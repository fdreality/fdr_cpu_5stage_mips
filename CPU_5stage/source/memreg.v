==> flow/design.v <==
module alu_output(
    input   [31: 0]     input_data,
    input               clk,
    input               rst_n,
    output  reg [31: 0] output_data
);
    always@ (posedge clk)   begin
        if(!rst_n)
            output_data = 32'h00000000;
        else
            output_data = input_data;
    end
endmodule
module datareg(
    input   [31: 0] input_data,
    input           clk,
    output  [31: 0] output_data
);
    reg [31: 0] result;
    assign output_data = result;
    always@ (posedge clk) begin
        result <= input_data;
    end
endmodule
module instreg(
    input   [31: 0]     input_inst,
    input               ir_en,
    input               clk,
    input               rst_n,
    output reg  [31: 0] output_inst
);
    always@ (posedge clk) begin
        if(!rst_n)
            output_inst <= 32'h00000000;
        else begin
            if(input_inst)
                output_inst <= (ir_en == 1)? input_inst : output_inst;
            else
                output_inst <= 32'h00000000;
        end
    end
endmodule
module memreg(
    input   [31: 0] data_temp,
    input           clk, rst_n, mem_en,
    input   [31: 0] exe_inst_input, exe_pc_input, alu_output,
    output  [31: 0] load_data,
    output  [31: 0] mem_inst, mem_pc, mem_alu_out
);
    datareg u_datareg(
        .input_data(data_temp),
        .clk(clk),
        .output_data(load_data)
    );
    instreg u_instreg(               
        .input_inst(exe_inst_input),
        .ir_en(mem_en),
        .clk(clk),
        .rst_n(rst_n),
        .output_inst(mem_inst)
    );
    pc u_if_pc(                  
        .new_addr(exe_pc_input),
        .clk(clk),
        .rst_n(rst_n),
        .pc_en(mem_en),
        .output_pc(mem_pc)
    );
    alu_output u_alu_output(         
        .input_data(alu_output),
        .clk(clk),
        .rst_n(rst_n),
        .output_data(mem_alu_out)
    );
endmodule
`timescale 1ns / 1ps
module pc(
    input   [31 :0]     new_addr,
    input               clk,
    input               rst_n,
    input               pc_en,
    output reg [31: 0]  output_pc
);
    always@ (posedge clk) begin
        if(!rst_n)
            output_pc <= 0 - 4;
        else
            output_pc <= (pc_en == 1)? new_addr : output_pc;
    end
endmodule
Step by step through the tools: memreg
Tool output for the design above, in the order of the flow.
Line numbers count from 1 in the design file above.
Operators carry their Yosys type and port widths (W data, S select, Z words).
The mark - stands for no value.

inputs
  top module = memreg
  clock port = clk
  library = sky130hd
  timing corner = tt_025C_1v80

Word level
Yosys after proc, flatten, opt, wreduce and memory -nomap, before mapping. Enables and synchronous resets that opt folds into registers are not counted as muxes. Memory bits, and registers merged into a memory's read port (data or address), are not among the register bits. Print and check cells are not counted. Equal cells are merged and count once.

bit counts
  input bits = 131
  output and inout bits = 128
  register bits after elaboration = 128

operators by class
  reduce/logical cells = 2

operator list
  operator             count
  $reduce_bool A32 Y1  1
  $reduce_and A2 Y1    1

Depth
Yosys ltp: most cells in a row. Word level: on the elaborated netlist, between registers, memories and ports. Mapped: between sequential cells and ports; inverters and the memories' decode and read muxes count.

depth
  depth in word-level cells = 2
  ABC_AREA = 0
  depth in mapped cells = 5
  gate-level depth less buffers = 3

Netlist
Source: synth_stat.txt of the flow (Yosys; design flattened, memories mapped). It holds for the ABC_AREA given above (unset counts as 0); a run with the other value may have another netlist.
Totals and module areas in this step are rounded.

cells by type
  cell type                  count  total area (um2)
  sky130_fd_sc_hd__dfxtp_1   128    2.56E+03
  sky130_fd_sc_hd__mux2i_1   32     320.307
  sky130_fd_sc_hd__o211ai_1  32     240.23
  sky130_fd_sc_hd__and2_1    32     200.192
  sky130_fd_sc_hd__a21oi_2   20     175.168
  sky130_fd_sc_hd__nand2b_1  23     143.888
  sky130_fd_sc_hd__nand2_1   30     112.608
  sky130_fd_sc_hd__or2b_1    9      67.565
  sky130_fd_sc_hd__a21oi_1   12     60.058
  sky130_fd_sc_hd__nor4_1    8      50.048
  sky130_fd_sc_hd__buf_6     4      45.043
  sky130_fd_sc_hd__clkbuf_1  12     45.043
  sky130_fd_sc_hd__buf_12    2      40.038
  sky130_fd_sc_hd__buf_4     4      30.029
  sky130_fd_sc_hd__buf_8     2      30.029
  sky130_fd_sc_hd__buf_2     5      25.024
  sky130_fd_sc_hd__and4_1    2      17.517
  sky130_fd_sc_hd__nor2b_1   2      12.512

synthesis totals
  mapped cells = 359
  synthesis area = 0.00418 mm2
  sequential part of the area = 0.00256 mm2
  buffers = 29
  flip-flop cells = 128

The figures by module come from a second, unflattened synthesis with its own total; it is not the netlist above.

unflattened totals
  cells (unflattened synthesis) = 358
  area (unflattened synthesis) = 0.00419 mm2

Rows give one instance, submodules left out.

by module
  module      cells  seq. area (mm2)  times used  area (mm2)
  instreg     156    0.000641         1           0.0015
  pc          103    0.000641         1           0.00115
  alu_output  67     0.000641         1           0.000896
  datareg     32     0.000641         1           0.000641
  memreg      0      0                1           0

Timing after synthesis
Source: OpenSTA report_checks on the synthesized netlist (no wires, ideal clock, input and output delay 20% of the period each), path of least setup slack; recovery checks are left aside. Register names are those of the netlist, which keeps one name where synthesis merged equal registers.

timing post-synthesis
  path kind = input port to flip-flop
  from = in exe_inst_input[7]
  to = reg u_instreg.output_inst[10]
  arrival time = 1.045 ns
  stages on the path = 5
  library setup time = 0.121 ns
  delay of the path = 0.872 ns
  clock period = 1.47 ns
  path slack = 0.304 ns
  data required time = 1.349 ns
  buffers on the path = 2
  period reached after synthesis = 1.166 ns

"delay of the path" = arrival - input delay + setup time.
"stages on the path": output pins that drive a net of the path, with the launching flip-flop's if there is one; two outputs of one cell count as two.
"period reached after synthesis" is the clock period less the worst setup slack; recovery checks do not enter. This is arithmetic on one report: input and output delays are still those of the set period (20% each).
Between the ends stands the longest chain of elaborated cells between them, by number of cells; it is not shown to be the way that was timed. Of several equally long chains one is given.
A line is the first line of the expression or statement that the cell stems from. Yosys adds cells for indexed reads and writes and turns some case tables into memories.
A register here has more assigning lines than the two given.

on the way, post-synthesis
  path through = sky130_fd_sc_hd__nor4_1 > sky130_fd_sc_hd__and4_1 > sky130_fd_sc_hd__buf_6 > sky130_fd_sc_hd__buf_12 > sky130_fd_sc_hd__a21oi_2
  cells in the longest elaborated chain = 2
  elaborated cells between the ends (all ways) = 2
  RTL lines with such cells = 1

ends and longest elaborated chain, post-synthesis
  item                 RTL line  source
  start, declared      46        input   [31: 0] exe_inst_input, exe_pc_input, alu_output,
  $reduce_bool A32 Y1  36        if(input_inst)
  $reduce_and A2 Y1    -
  end, assigned        34        output_inst <= 32'h00000000;
  end, assigned        37        output_inst <= (ir_en == 1)? input_inst : output_inst;
  end, declared        30        output reg  [31: 0] output_inst

Timing after layout
Path of least setup slack in the final report of entry A (OpenROAD, finished layout, wires in). Where an end is a register, its clock arrival counts in the times.

timing after layout
  path kind = input port to flip-flop
  from = in exe_inst_input[27]
  to = reg u_instreg.output_inst[15]
  data required time = 1.40 ns
  buffers on the path = 3
  library setup time = 0.12 ns
  path slack = -0.05 ns
  stages on the path = 6
  arrival time = 1.45 ns
  clock period = 1.11 ns

Between the ends stands the longest chain of elaborated cells between them, by number of cells; it is not shown to be the way that was timed. Of several equally long chains one is given.
A register here has more assigning lines than the two given.

on the way, after layout
  path through = sky130_fd_sc_hd__dlygate4sd2_1 > sky130_fd_sc_hd__nor4_2 > sky130_fd_sc_hd__and4_4 > sky130_fd_sc_hd__buf_12 > sky130_fd_sc_hd__buf_16 > sky130_fd_sc_hd__a21oi_4
  cells in the longest elaborated chain = 2
  elaborated cells between the ends (all ways) = 2
  RTL lines with such cells = 1

ends and longest elaborated chain, after layout
  item                 RTL line  source
  start, declared      46        input   [31: 0] exe_inst_input, exe_pc_input, alu_output,
  $reduce_bool A32 Y1  36        if(input_inst)
  $reduce_and A2 Y1    -
  end, assigned        34        output_inst <= 32'h00000000;
  end, assigned        37        output_inst <= (ir_en == 1)? input_inst : output_inst;
  end, declared        30        output reg  [31: 0] output_inst

Appendix: measured runs

Record of 2 stored runs of the RTL-to-layout flow on memreg, platform sky130hd. The runs are unordered. Constraints: input delay and output delay 20% of the set period each, output load 0.01 pF.
"reached clock period" means the clock period less the worst setup slack. The figure is calculated, with input and output delays left at 20% of the set period.
Values from the reports are rounded here.
Settings: . = not set for that run.

name                                  entry A  entry B
period_ns                             1.11     1.5
CORE_UTILIZATION                      17       44
PLACE_DENSITY                         0.64     .
HOLD_SLACK_MARGIN                     0.0      .
CELL_PAD_IN_SITES_GLOBAL_PLACEMENT    1        .
CELL_PAD_IN_SITES_DETAIL_PLACEMENT    0        .
TNS_END_PERCENT                       30       85
CTS_CLUSTER_DIAMETER                  209      .
MIN_ROUTING_LAYER                     met2     met1
CAP_MARGIN                            20       20
CORE_MARGIN                           2        2
SLEW_MARGIN                           20       20
SETUP_SLACK_MARGIN                    .        0.18
PLACE_DENSITY_LB_ADDON                .        0.23
MAX_ROUTING_LAYER                     .        met5
netlist area reported by Yosys (mm2)  0.00418  0.00418
worst slack on setup checks (ns)      -0.048   0.170
total die area (mm2)                  0.0258   0.0103
reached clock period (ns)             1.158    1.330
std-cell area (final layout) (mm2)    0.00804  0.00686
