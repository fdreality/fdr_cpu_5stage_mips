==> flow/design.v <==
module idreg(
    input           clk, rst_n, write_en,
    input   [31: 0] if_inst_input, if_pc_input, npc_input,
    output  [31: 0] id_inst, id_pc, npc_output
);
    instreg u_instreg(
        .input_inst(if_inst_input),
        .ir_en(write_en),
        .clk(clk),
        .rst_n(rst_n),
        .output_inst(id_inst)
    );
    pc u_if_pc(                             
        .new_addr(if_pc_input),
        .clk(clk),
        .rst_n(rst_n),
        .pc_en(write_en),
        .output_pc(id_pc)
    );
    npc u_npc(
        .input_addr(npc_input),
        .clk(clk),
        .rst_n(rst_n),
        .npc_en(write_en),
        .output_addr(npc_output)
    );
endmodule
module instreg(
    input   [31: 0]     input_inst,
    input               ir_en,
    input               clk,
    input               rst_n,
    output reg  [31: 0] output_inst
);
    always@ (posedge clk) begin
        if(!rst_n)
            output_inst <= 32'h00000000;
        else begin
            if(input_inst)
                output_inst <= (ir_en == 1)? input_inst : output_inst;
            else
                output_inst <= 32'h00000000;
        end
    end
endmodule
module npc(
    input   [31 :0]     input_addr,
    input               clk,
    input               rst_n,
    input               npc_en,
    output reg [31: 0]  output_addr
);
    always@ (posedge clk) begin
        if(!rst_n)
            output_addr <= 0;
        else
            output_addr <= (npc_en == 1)? input_addr : output_addr;
    end
endmodule
`timescale 1ns / 1ps
module pc(
    input   [31 :0]     new_addr,
    input               clk,
    input               rst_n,
    input               pc_en,
    output reg [31: 0]  output_pc
);
    always@ (posedge clk) begin
        if(!rst_n)
            output_pc <= 0 - 4;
        else
            output_pc <= (pc_en == 1)? new_addr : output_pc;
    end
endmodule
### From RTL to reports: idreg

The steps from the RTL of idreg to its reports follow in flow order.
Lines are those of the file above, counted from 1.
Operators carry their Yosys type and port widths (W data, S select, Z words).
Library cell names are shortened.
A cell with - has no value.

* design top: idreg
* clock: clk
* cell library: sky130hd
* library corner: tt_025C_1v80

### Word-level counts

Counts by Yosys on the flattened word-level netlist (proc, flatten, opt, wreduce; memories kept). Register bits leave out memories and registers merged into their read ports (data or address); mux counts leave out enables and synchronous resets folded into registers. Print and check cells are left out. Cells with the same type and inputs are merged into one.

* register bits: 96
* cells after elaboration: 5
* ROM bits: 0
* clocked read ports x word width: 0
* RAM bits: 0
* input bits: 99
* memories: 0
* latch bits: 0
* output and inout port bits: 96

* add/subtract/negate cells: 0
* reduce/logical cells: 2
* bitwise gates (word level): 0
* multiplexer cells: 0
* equality and inequality tests: 0
* magnitude comparators: 0
* multiply operators: 0
* shift-type cells: 0
* divide/modulo/power cells: 0

Operator list (number)
* $reduce_bool A32 Y1: 1
* $reduce_and A2 Y1: 1

### Logic depth

Longest topological path by Yosys (ltp), each cell counted once; first at word level (registers and memories cut), then after technology mapping (sequential cells cut; the memories' decode and read muxes count).

* depth in word-level cells: 2
* ABC_AREA: 1
* mapped depth: 7
* depth with buffers taken out: 6

### Netlist

Source: synth_stat.txt of the flow (Yosys; design flattened, memories mapped). It holds for the ABC_AREA given above (unset counts as 0); a run with the other value may have another netlist.
Totals and module areas in this step are rounded.

* area of sequential cells: 1920 sq um
* flip-flop cells: 96
* mapped cells: 415
* cell area after synthesis: 3560 sq um
* buffer cells: 30

Cell types
* dfxtp_1: number 96, total area 1.92E+03 sq um
* nor2_1: number 88, total area 330.317 sq um
* mux2i_1: number 32, total area 320.307 sq um
* nand2_1: number 70, total area 262.752 sq um
* o21ai_0: number 34, total area 170.163 sq um
* nand3_1: number 30, total area 150.144 sq um
* nor3_1: number 26, total area 130.125 sq um
* nor3_2: number 6, total area 60.058 sq um
* buf_2: number 10, total area 50.048 sq um
* buf_6: number 4, total area 45.043 sq um
* clkbuf_1: number 12, total area 45.043 sq um
* buf_8: number 2, total area 30.029 sq um
* buf_12: number 1, total area 20.019 sq um
* nor2_4: number 1, total area 11.261 sq um
* buf_4: number 1, total area 7.507 sq um
* inv_1: number 1, total area 3.754 sq um
* inv_2: number 1, total area 3.754 sq um

### Timing after synthesis

OpenSTA on the mapped netlist: ideal clock, no wires. The path of least setup slack (recovery checks aside). Input and output delay are each 20% of the period. Register names are those of the netlist, which keeps one name where synthesis merged equal registers.

* path kind: input to register
* start: input port if_inst_input[27]
* end: register u_instreg.output_inst[21]
* delay of the path: 0.811 ns
* stages on the path: 7
* path buffers: 1
* data arrival time: 1.130 ns
* data required time: 2.151 ns
* clock period: 2.29 ns
* setup slack: 1.020 ns
* external input delay: 0.458 ns
* time at the first pin: 0.458 ns
* library setup time: 0.139 ns
* period reached after synthesis: 1.27 ns

"delay of the path" = arrival - input delay + setup time.
"stages on the path" counts driving pins, that of a launching flip-flop among them; a cell with two outputs on the path counts twice.
"period reached after synthesis" is the clock period less the worst setup slack; recovery checks do not enter. This is arithmetic on one report: input and output delays are still those of the set period (20% each).
Between the ends stands the longest chain of elaborated cells between them, by number of cells; it is not shown to be the way that was timed. Of several equally long chains one is given.
Each line given opens the expression or statement behind the cell; cells for indexed reads and writes are added by Yosys, which also makes memories of some case tables.
A register here has more assigning lines than the two given.

* cell sequence: nor2_1 nand2_1 nor2_1 nand2_1 nor2_4 buf_8 nor3_1
* cells in the longest elaborated chain: 2
* elaborated cells on any way between the ends: 2
* RTL lines with such cells: 1
* classes of those cells: reduce/logical (2)

RTL lines, path post-synthesis
* from (decl): RTL line 3 `input   [31: 0] if_inst_input, if_pc_input, npc_input,`
* $reduce_bool A32 Y1: RTL line 39 `if(input_inst)`
* $reduce_and A2 Y1
* to (assign): RTL line 37 `output_inst <= 32'h00000000;`
* to (assign): RTL line 40 `output_inst <= (ir_en == 1)? input_inst : output_inst;`
* to (decl): RTL line 33 `output reg  [31: 0] output_inst`

### Worst path after layout

Path of least setup slack in the final report of run A (OpenROAD, finished layout, wires in). Where an end is a register, its clock arrival counts in the times.

* path kind: register to output
* start: register u_instreg.output_inst[19]
* end: output port id_inst[19]
* external output delay: 0.23 ns
* path buffers: 1
* clock period: 1.16 ns
* stages on the path: 2
* data arrival time: 0.82 ns
* data required time: 0.93 ns
* setup slack: 0.11 ns
* time at the first pin: 0.36 ns

A register here has more assigning lines than the two given.

* cell sequence: dfxtp_2 buf_6
* cells in the longest elaborated chain: 0
* elaborated cells on any way between the ends: 0
* RTL lines with such cells: 0

RTL lines, path after layout
* from (decl): RTL line 33 `output reg  [31: 0] output_inst`
* from (assign): RTL line 37 `output_inst <= 32'h00000000;`
* from (assign): RTL line 40 `output_inst <= (ir_en == 1)? input_inst : output_inst;`
* to (decl): RTL line 4 `output  [31: 0] id_inst, id_pc, npc_output`

Add stored flow runs of idreg

Below are 2 stored runs of the flow (Yosys, OpenROAD; platform sky130hd) on idreg, each with its settings and what was measured, unordered. Constraints: input delay and output delay 20% of the set period each, output load 0.01 pF.
"achieved period" = clock period - worst setup slack. The figure is calculated, with input and output delays left at 20% of the set period.
"worst setup path time" is the time allowed to the run's worst setup path (the clock period less input and output delay, where it has them) less its slack. Clock arrival times count: a late capture clock shortens it, a late launch clock lengthens it.
By "total design power" is meant OpenSTA's value without simulated activity: inputs other than the clock are taken to toggle once in ten clock periods, and the tool carries that through the logic.
Measured values are rounded.

### Run A

==> flow/run.sh <==
#!/bin/bash
# the make line also repeats the synthesis and layout settings of config.mk as NAME=value (left out here)
make -C /OpenROAD-flow-scripts/flow DESIGN_CONFIG=/design/flow/config.mk WORK_HOME=/design/flow/orfs CLKGATE_MAP_FILE= finish
==> flow/config.mk <==
export PLATFORM = sky130hd
export DESIGN_NAME = idreg
export DESIGN_NICKNAME = idreg
export VERILOG_FILES = /design/flow/design.v
export SDC_FILE = /design/flow/constraint.sdc
export NUM_CORES = 4
export LEC_CHECK = 0
export ABC_AREA = 1
export CAP_MARGIN = 30
export CORE_MARGIN = 2
export CORE_UTILIZATION = 43
export CTS_CLUSTER_SIZE = 82
export GPL_ROUTABILITY_DRIVEN = 0
export GPL_TIMING_DRIVEN = 0
export PLACE_DENSITY = 0.51
export SETUP_SLACK_MARGIN = 0.14
export SLEW_MARGIN = 0
==> flow/constraint.sdc <==
create_clock -name core_clock -period 1.16 [get_ports {clk}]
set_input_delay 0.2320 -clock core_clock [delete_from_list [all_inputs] [get_ports {clk}]]
set_output_delay 0.2320 -clock core_clock [all_outputs]
set_load 0.01 [all_outputs]

Results of run A:
- Achieved period: 1.048 ns
- Chip area after synthesis (Yosys): 3560 sq um
- Worst hold slack: 0.173 ns
- Total design power: 7450 µW
- Utilization of the finished layout: 0.768
- Area of the standard cells in the finished layout: 6250 sq um
- Post-route setup TNS: 0.000 ns
- Setup slack of the worst path: 0.112 ns
- Die footprint: 9030 sq um
- Worst setup path time: 0.82 ns
- Type of the worst setup path: register to output

### Run B

==> flow/run.sh <==
#!/bin/bash
# the make line also repeats the synthesis and layout settings of config.mk as NAME=value (left out here)
make -C /OpenROAD-flow-scripts/flow DESIGN_CONFIG=/design/flow/config.mk WORK_HOME=/design/flow/orfs CLKGATE_MAP_FILE= finish
==> flow/config.mk <==
export PLATFORM = sky130hd
export DESIGN_NAME = idreg
export DESIGN_NICKNAME = idreg
export VERILOG_FILES = /design/flow/design.v
export SDC_FILE = /design/flow/constraint.sdc
export NUM_CORES = 4
export LEC_CHECK = 0
export CAP_MARGIN = 20
export CORE_MARGIN = 2
export CORE_UTILIZATION = 61
export SLEW_MARGIN = 20
==> flow/constraint.sdc <==
create_clock -name core_clock -period 1.2 [get_ports {clk}]
set_input_delay 0.2400 -clock core_clock [delete_from_list [all_inputs] [get_ports {clk}]]
set_output_delay 0.2400 -clock core_clock [all_outputs]
set_load 0.01 [all_outputs]

Outcome of run B: unfinished; error DPL-0038 in clock tree synthesis
